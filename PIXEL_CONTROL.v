==> flow/design.v <==
`timescale 1ps/1ps
module PIXEL_CONTROL (
                        CLK,
                        NRST_X,
                        EN_ALL_RA,
                        PIX_RESET,
                        PIX_STORE,
                        STORE_RESET,
                        COMP_EN_SEL,
                        MEM_SET_EN,
                        MEM_SET_CLR,
                        REGOUT_EN,
                        READ_MEM,
                        TRG_MODE,
                        TRG_DET,
                        EVT_NUM_END,
                        CF_RST,     
                        CDS_RST, 
                        RST_COMP1,
                        RST_COMP2,
                        COMP_EN, 
                        SEL_RST_VTH,
                        PIX_RESET_BUSY,
                        SREG_IN,
                        SREG_RST,
                        PIX_END,
                        MEM_SET_DONE,
                        AOUT_SEL,
                        TOUT_SEL,
                        REGOUT_SEL,
                        COLOUT_SEL,
                        LAST_MEM
                   ) ;
    input         CLK ;  
    input         NRST_X ;
    input         EN_ALL_RA ;
    input         PIX_RESET ;
    input         PIX_STORE ;
    input         STORE_RESET ;
    input         COMP_EN_SEL ;
    input         MEM_SET_EN ;
    input         MEM_SET_CLR ;
    input         REGOUT_EN ;
    input   [3:0] READ_MEM ;
    input         TRG_MODE ;
    input         TRG_DET  ;
    input         EVT_NUM_END ;
    output        CF_RST ;
    output        CDS_RST; 
    output        RST_COMP1;
    output        RST_COMP2;
    output        COMP_EN;  
    output        SEL_RST_VTH ;
    output        PIX_RESET_BUSY ;
    output        SREG_IN ;
    output        SREG_RST ;
    output        PIX_END ;
    output        MEM_SET_DONE ;
    output        AOUT_SEL ;
    output        TOUT_SEL ;
    output        REGOUT_SEL ;
    output  [2:0] COLOUT_SEL ;
    output        LAST_MEM ;
    reg          pix_run_en_r;
    reg          pix_end_r;
    reg          cf_rst_r;
    reg          cds_rst_r;
    reg          rst_comp1_r;
    reg          rst_comp2_r;
    reg          comp_en_always_r;
    reg          rst_vth_r ;
    reg   [7:0]  pix_cnt_r;  
    reg          comp_en_mask_r ;
    reg          mem_set_r ;
    reg   [3:0]  mem_set_cnt_r ;
    reg          mem_set_end_r ;
    reg          pix_store_r ;
    wire         pix_reset_mask ;
    wire         reset_start ;
    wire  [2:0]  colout_dec ;
    wire  [3:0]  last_mem_cnt ;
    wire         mem_set_pedge ;
    wire         pix_store_pedge ;
    wire         comp_en_sync ;
    parameter DELAY = 1 ;  
    parameter CF_RST_START = 8'd0;  
    parameter CF_RST_WIDTH = 8'd10;  
    parameter CF_RST_END = CF_RST_START + CF_RST_WIDTH;
    parameter RST_COMP1_WIDTH = 8'd15;  
    parameter RST_COMP1_END   = CF_RST_START + RST_COMP1_WIDTH;
    parameter RST_COMP2_WIDTH = 8'd20;  
    parameter RST_COMP2_END   = CF_RST_START + RST_COMP2_WIDTH;
    parameter RST_VTH_WIDTH   = 8'd25;  
    parameter RST_VTH_END     = CF_RST_START + RST_VTH_WIDTH ;
    parameter CDS_RST_WIDTH   = 8'd35;  
    parameter CDS_RST_END     = CF_RST_START + CDS_RST_WIDTH; 
    parameter PIX_END_START   = CDS_RST_END ; 
    parameter PIX_END_WIDTH   = 8'd1  ;  
    parameter PIX_END_END     = PIX_END_START + PIX_END_WIDTH;
    always @(posedge CLK or negedge NRST_X) begin
        if(!NRST_X)
            pix_store_r <= #DELAY 1'b0 ;
        else 
            pix_store_r <= #DELAY PIX_STORE ;
    end
    assign #DELAY pix_store_pedge = PIX_STORE & ~pix_store_r ;
    assign #DELAY pix_reset_mask = PIX_RESET & PIX_STORE & ~PIX_RESET_BUSY ; 
    assign #DELAY reset_start    = pix_reset_mask | ( TRG_MODE & pix_store_pedge ) ; 
    always @(posedge CLK or negedge NRST_X) begin
        if(!NRST_X)
            pix_run_en_r <= #DELAY 1'b0;
        else if( reset_start )
            pix_run_en_r <= #DELAY 1'b1;
        else if( PIX_END )
            pix_run_en_r <= #DELAY 1'b0;
    end
    always @(posedge CLK or negedge NRST_X) begin
        if(!NRST_X)
            pix_cnt_r <= #DELAY 8'd0;
        else if(pix_run_en_r)
            pix_cnt_r <= #DELAY pix_cnt_r + 8'd1;
        else
            pix_cnt_r <= #DELAY 8'd0;
    end
    always @(posedge CLK or negedge NRST_X) begin
        if(!NRST_X)
            cf_rst_r <= #DELAY 1'd0;
        else if(pix_cnt_r >= CF_RST_START && pix_cnt_r < CF_RST_END && pix_run_en_r)
            cf_rst_r <= #DELAY 1'd1;
        else
            cf_rst_r <= #DELAY 1'd0;
    end
    always @(posedge CLK or negedge NRST_X) begin
        if(!NRST_X)
            rst_comp1_r <= #DELAY 1'd0;
        else if(pix_cnt_r >= CF_RST_START && pix_cnt_r < RST_COMP1_END && pix_run_en_r && !TRG_MODE )
            rst_comp1_r <= #DELAY 1'd1;
        else
            rst_comp1_r <= #DELAY 1'd0;
    end
    always @(posedge CLK or negedge NRST_X) begin
        if(!NRST_X)
            rst_comp2_r <= #DELAY 1'd0;
        else if(pix_cnt_r >= CF_RST_START && pix_cnt_r < RST_COMP2_END && pix_run_en_r && !TRG_MODE )
            rst_comp2_r <= #DELAY 1'd1;
        else
            rst_comp2_r <= #DELAY 1'd0;
    end
    always @(posedge CLK or negedge NRST_X) begin
        if(!NRST_X)
            rst_vth_r <= #DELAY 1'd1 ;
        else if(pix_cnt_r >= CF_RST_START && pix_cnt_r < RST_VTH_END  && pix_run_en_r && !TRG_MODE )
            rst_vth_r <= #DELAY 1'd0 ;
        else
            rst_vth_r <= #DELAY 1'd1 ;
    end    
    always @(posedge CLK or negedge NRST_X) begin
        if(!NRST_X)
            cds_rst_r <= #DELAY 1'd0;
        else if(pix_cnt_r >= CF_RST_START && pix_cnt_r < CDS_RST_END && pix_run_en_r)
            cds_rst_r <= #DELAY 1'd1;
        else
            cds_rst_r <= #DELAY 1'd0;
    end
    always @(posedge CLK or negedge NRST_X) begin
        if(!NRST_X)
            comp_en_always_r <= #DELAY 1'd0;
        else if ( pix_cnt_r == CDS_RST_END && PIX_STORE )
                comp_en_always_r <= #DELAY 1'd1;
        else if ( PIX_RESET && ~pix_run_en_r )
                comp_en_always_r <= #DELAY 1'd0;        
    end
    always @(posedge CLK or negedge NRST_X) begin
        if(!NRST_X)
            comp_en_mask_r <= #DELAY 1'b0 ;
        else if ( ~PIX_STORE )
            comp_en_mask_r <= #DELAY 1'b0 ;    
        else if ( reset_start )
            comp_en_mask_r <= #DELAY 1'b1 ;
    end
    assign #DELAY comp_en_sync = comp_en_mask_r & pix_reset_mask ;
    always @(posedge CLK or negedge NRST_X) begin
        if(!NRST_X)
            pix_end_r <= #DELAY 1'b0;
        else if(pix_cnt_r >= PIX_END_START && pix_cnt_r < PIX_END_END && pix_run_en_r)
            pix_end_r <= #DELAY 1'b1;
        else
            pix_end_r <= #DELAY 1'b0;
    end
    always @(posedge CLK or negedge NRST_X) begin
        if(!NRST_X)
            mem_set_r <= #DELAY 1'b0 ;
        else 
            mem_set_r <= #DELAY MEM_SET_EN ;
    end
    assign #DELAY mem_set_pedge = MEM_SET_EN & ~mem_set_r ;
    always @(posedge CLK or negedge NRST_X) begin
        if(!NRST_X)
            mem_set_cnt_r <= #DELAY 4'd0 ;
        else if ( MEM_SET_CLR )
            mem_set_cnt_r <= #DELAY 4'd0 ;
        else if ( mem_set_pedge && !LAST_MEM ) 
            mem_set_cnt_r <= #DELAY mem_set_cnt_r + 4'd1 ;
    end
    always @(posedge CLK or negedge NRST_X) begin
        if(!NRST_X)
            mem_set_end_r <= #DELAY 1'b0 ;
        else 
            mem_set_end_r <= #DELAY mem_set_pedge ;
    end
    assign #DELAY last_mem_cnt = ( READ_MEM != 4'd0 ) ? READ_MEM - 4'd1 : 4'd0 ;     
    assign #DELAY colout_dec = ( mem_set_cnt_r[2:1] == 2'd0 ) ? 3'b001 :
                               ( mem_set_cnt_r[2:1] == 2'd1 ) ? 3'b010 :
                               ( mem_set_cnt_r[2:1] == 2'd2 ) ? 3'b100 : 3'b000 ;
    assign #DELAY CF_RST      = ( PIX_STORE ) ? cf_rst_r  : 1'b1 ; 
    assign #DELAY CDS_RST     = ( PIX_STORE ) ? cds_rst_r : 1'b1 ; 
    assign #DELAY RST_COMP1   = ( PIX_STORE & rst_comp1_r ) ;
    assign #DELAY RST_COMP2   = ( PIX_STORE & rst_comp2_r ) ;
    assign #DELAY SEL_RST_VTH = ( PIX_STORE ) ? rst_vth_r : 1'b1 ;
    assign #DELAY COMP_EN     = ( TRG_MODE == 1'b1 ) ? TRG_DET & comp_en_sync & ~EVT_NUM_END :
                                ( COMP_EN_SEL ) ? comp_en_always_r : comp_en_sync ;
    assign #DELAY PIX_RESET_BUSY   = pix_run_en_r;
    assign #DELAY PIX_END      = pix_end_r;
    assign #DELAY SREG_IN      = 1'b1 ;
    assign #DELAY SREG_RST     = STORE_RESET ;
    assign #DELAY AOUT_SEL     = ( mem_set_cnt_r[0] == 1'b0 ) & ~REGOUT_EN ;
    assign #DELAY TOUT_SEL     = ( mem_set_cnt_r[0] == 1'b1 ) & ~REGOUT_EN ;
    assign #DELAY REGOUT_SEL   = REGOUT_EN ;
    assign #DELAY COLOUT_SEL   = colout_dec ;
    assign #DELAY MEM_SET_DONE = mem_set_end_r ;
    assign #DELAY LAST_MEM     = ( mem_set_cnt_r == last_mem_cnt ) ;
endmodule  
# Reports on PIXEL_CONTROL
# The steps from the RTL of PIXEL_CONTROL to its reports follow in flow order.
# Line numbers count from 1 in the design file above.
# Library cell names are shortened.
# A cell with -- has no value.
[design]
top = "PIXEL_CONTROL"
clk_port = "CLK"
cell_library = "sky130hd"
pvt_corner = "tt_025C_1v80"

# Word-level counts
# Yosys after proc, flatten, opt, wreduce and memory -nomap, before mapping. Memory bits, and registers merged into a memory's read port (data or address), are not among the register bits. Print and check cells are not counted. Equal cells are merged and count once.
[word_totals]
word_cells = 98
reg_bits = 24
out_inout_bits = 18
in_bits = 17
[op_classes]
compare = 8
n_addsub = 3
logic = 19
reduce_and_logical = 25
eq_ne = 5
mux = 24
[op_table]
columns = ["op", "n"]
rows = [
  ["logical AND 1 bit", 18],
  ["2-to-1 mux 1 bit", 17],
  ["< comparator 8 x 4 -> 1 bit with constant B", 2],
  ["< comparator 8 x 5 -> 1 bit with constant B", 2],
  ["< comparator 8 x 6 -> 1 bit with constant B", 2],
  ["AND 1 bit", 12],
  ["2-to-1 mux 4 bit", 3],
  ["2-to-1 mux 3 bit", 3],
  ["adder 8 x 1 -> 8 bit with constant B", 1],
  [">= comparator 8 x 1 -> 1 bit with constant B", 1],
  [">= comparator 8 x 6 -> 1 bit with constant B", 1],
  ["equality test 8 x 6 -> 1 bit with constant B", 1],
  ["2-to-1 mux 8 bit", 1],
  ["inverter 1 bit", 6],
  ["nonzero test 2 bit", 3],
  ["adder 4 x 1 -> 4 bit with constant B", 1],
  ["subtractor 4 x 1 -> 4 bit with constant B", 1],
  ["equality test 4 bit", 1],
  ["nonzero test 4 bit", 1],
  ["logical NOT 1 bit", 2],
  ["equality test 2 x 1 -> 1 bit with constant B", 1],
  ["inequality test 2 x 1 -> 1 bit with constant B", 1],
  ["equality test 2 bit with constant B", 1],
  ["logical NOT 2 bit", 1],
  ["bitwise OR 1 bit", 1],
]

# Longest topological paths
# Longest topological path by Yosys (ltp), each cell counted once; first at word level (registers and memories cut), then after technology mapping (sequential cells cut; the memories' decode and read muxes count).
[logic_depth]
depth_word = 7
abc_area = 0
depth_mapped = 7
mapped_depth_nobuf = 6

# Netlist
# The flow's flattened synthesis, as Yosys stat reports it; memories are mapped. The netlist is that of the ABC_AREA named above (0 if unset); the other value can give another one.
# The area totals of this step are shown rounded.
[mapped]
ff_cells = 24
buf_cells = 7
mapped_area_um2 = 1300
stdcells = 130
[by_type]
columns = ["cell", "n", "type_area_um2"]
rows = [
  ["dfrtp_1", 23, 575.552],
  ["nor2_1", 19, 71.318],
  ["xor2_1", 5, 43.792],
  ["ha_1", 3, 37.536],
  ["a311oi_4", 1, 26.275],
  ["dfstp_2", 1, 26.275],
  ["inv_1", 7, 26.275],
  ["xnor2_1", 3, 26.275],
  ["nand2b_1", 4, 25.024],
  ["nand3_1", 5, 25.024],
  ["buf_4", 3, 22.522],
  ["a21oi_1", 4, 20.019],
  ["o21ai_0", 4, 20.019],
  ["and2_1", 3, 18.768],
  ["nand2_1", 5, 18.768],
  ["nor2b_1", 3, 18.768],
  ["a31o_2", 2, 17.517],
  ["a211oi_1", 2, 15.014],
]
# Other cell types: 27; their cells: 33.

# Worst setup path after synthesis
# OpenSTA on the mapped netlist: ideal clock, no wires. The path of least setup slack (recovery checks aside). Input and output delay are each 20% of the period. Register names are those of the netlist, which keeps one name where synthesis merged equal registers.
[synth_timing]
path_type = "input to output"
start = "input READ_MEM[0]"
end = "output LAST_MEM"
clock_period_ns = 3.42
n_path_buf = 1
path_stages = 5
path_delay_ns = 1.040
t_first_pin_ns = 0.684
slack_ns = 1.012
arrival_ns = 1.724
out_delay_ns = 0.684
period_less_setup_slack_ns = 2.408
# "path_delay_ns" is the arrival time less input delay plus setup time.
# At an output port there is no setup time.
# "path_stages": output pins that drive a net of the path, with the launching flip-flop's if there is one; two outputs of one cell count as two.
# "period_less_setup_slack_ns" is the clock period less the worst setup slack; recovery checks do not enter. This is arithmetic on one report: input and output delays are still those of the set period (20% each).
# The rows between start and end are the longest chain of elaborated cells between them; the timing report does not say that the signal goes this way. Where chains are equally long, one stands for them.
# A line is the first line of the expression or statement that the cell stems from. Yosys adds cells for indexed reads and writes and turns some case tables into memories.
[synth_between]
path_cell_list = "buf_6 o31a_2 a311oi_1 a31o_2 and3_2"
elab_chain_len = 3
[synth_rtl]
columns = ["element", "line", "rtl"]
rows = [
  ["start, declared", 44, "input   [3:0] READ_MEM ;"],
  ["subtractor 4 x 1 -> 4 bit", 211, "assign #DELAY last_mem_cnt = ( READ_MEM != 4'd0 ) ? READ_MEM - 4'd1 : 4'd0 ;"],
  ["2-to-1 mux 4 bit", 211, ""],
  ["equality test 4 bit", 231, "assign #DELAY LAST_MEM     = ( mem_set_cnt_r == last_mem_cnt ) ;"],
  ["end, declared", 63, "output        LAST_MEM ;"],
]

# Path in the finished layout
# From the final timing report of stored run 1: the path of least setup slack in the routed layout; clock arrival at registers is part of the times.
[layout_timing]
path_type = "input to register"
start = "input READ_MEM[1]"
end = "register mem_set_cnt_r[3]"
slack_ns = 0.20
clock_period_ns = 2.28
setup_time_ns = 0.10
path_stages = 10
t_first_pin_ns = 0.46
n_path_buf = 4
arrival_ns = 2.29
# The rows between start and end are the longest chain of elaborated cells between them; the timing report does not say that the signal goes this way. Where chains are equally long, one stands for them.
# A register here has more assigning lines than the two given.
[layout_between]
path_cell_list = "buf_2 buf_6 o21ai_2 a311oi_2 a31o_2 buf_4 buf_4 a311oi_4 nand4_1 mux2_1"
elab_chain_len = 7
[layout_rtl]
columns = ["element", "line", "rtl"]
rows = [
  ["start, declared", 44, "input   [3:0] READ_MEM ;"],
  ["subtractor 4 x 1 -> 4 bit", 211, "assign #DELAY last_mem_cnt = ( READ_MEM != 4'd0 ) ? READ_MEM - 4'd1 : 4'd0 ;"],
  ["2-to-1 mux 4 bit", 211, ""],
  ["equality test 4 bit", 231, "assign #DELAY LAST_MEM     = ( mem_set_cnt_r == last_mem_cnt ) ;"],
  ["logical NOT 1 bit", 202, "else if ( mem_set_pedge && !LAST_MEM )"],
  ["logical AND 1 bit", 202, ""],
  ["2-to-1 mux 4 bit", 202, ""],
  ["2-to-1 mux 4 bit", 200, "else if ( MEM_SET_CLR )"],
  ["end, assigned", 199, "mem_set_cnt_r <= #DELAY 4'd0 ;"],
  ["end, assigned", 203, "mem_set_cnt_r <= #DELAY mem_set_cnt_r + 4'd1 ;"],
  ["end, declared", 75, "reg   [3:0]  mem_set_cnt_r ;"],
]

# Module PIXEL_CONTROL, platform sky130hd: 2 stored runs of the flow (Yosys, OpenROAD) with differing settings, in no particular order. Input and output delays are each 20% of the period that was set; the output load is 0.01 pF.
# By "achieved_period_ns" is meant the clock period of the run minus its worst setup slack. This is arithmetic on one report: input and output delays are still those of the set period (20% each).
# By "worst_path_allowed_less_slack_ns" is meant the share of the clock period that the worst setup path is allowed (20% is reserved at inputs, 20% at outputs), minus its slack. Clock arrival times at its registers enter into it.
# By "final_power_w" is meant OpenSTA's value without simulated activity: inputs other than the clock are taken to toggle once in ten clock periods, and the tool carries that through the logic.
# The results are shown rounded.

[[run]]
name = "stored run 1"
[run.settings]
period_ns = 2.28
CORE_UTILIZATION = 49
SETUP_SLACK_MARGIN = 0.46
PLACE_DENSITY = 0.94
HOLD_SLACK_MARGIN = 0.13
CORE_MARGIN = 7
GPL_TIMING_DRIVEN = 1
MAX_ROUTING_LAYER = "met5"
CAP_MARGIN = 20
SLEW_MARGIN = 20
[run.results]
die_area_um2 = 4300
utilization_frac = 0.73
worst_path_allowed_less_slack_ns = 1.62
worst_path_kind = "input to register"
final_power_w = 0.0011
synthArea_um2 = 1300
ws_setup_ns = 0.20
achieved_period_ns = 2.078
layout_stdcell_area_um2 = 1800
tns_setup_ns = 0.000

[[run]]
name = "stored run 2"
[run.settings]
period_ns = 2.08
CORE_UTILIZATION = 44
CAP_MARGIN = 20
CORE_MARGIN = 2
SLEW_MARGIN = 20
[run.results]
die_area_um2 = 3400
utilization_frac = 0.65
worst_path_allowed_less_slack_ns = 1.24
worst_path_kind = "input to output"
final_power_w = 0.0012
synthArea_um2 = 1300
ws_setup_ns = 0.004
achieved_period_ns = 2.076
layout_stdcell_area_um2 = 1800
tns_setup_ns = 0.000
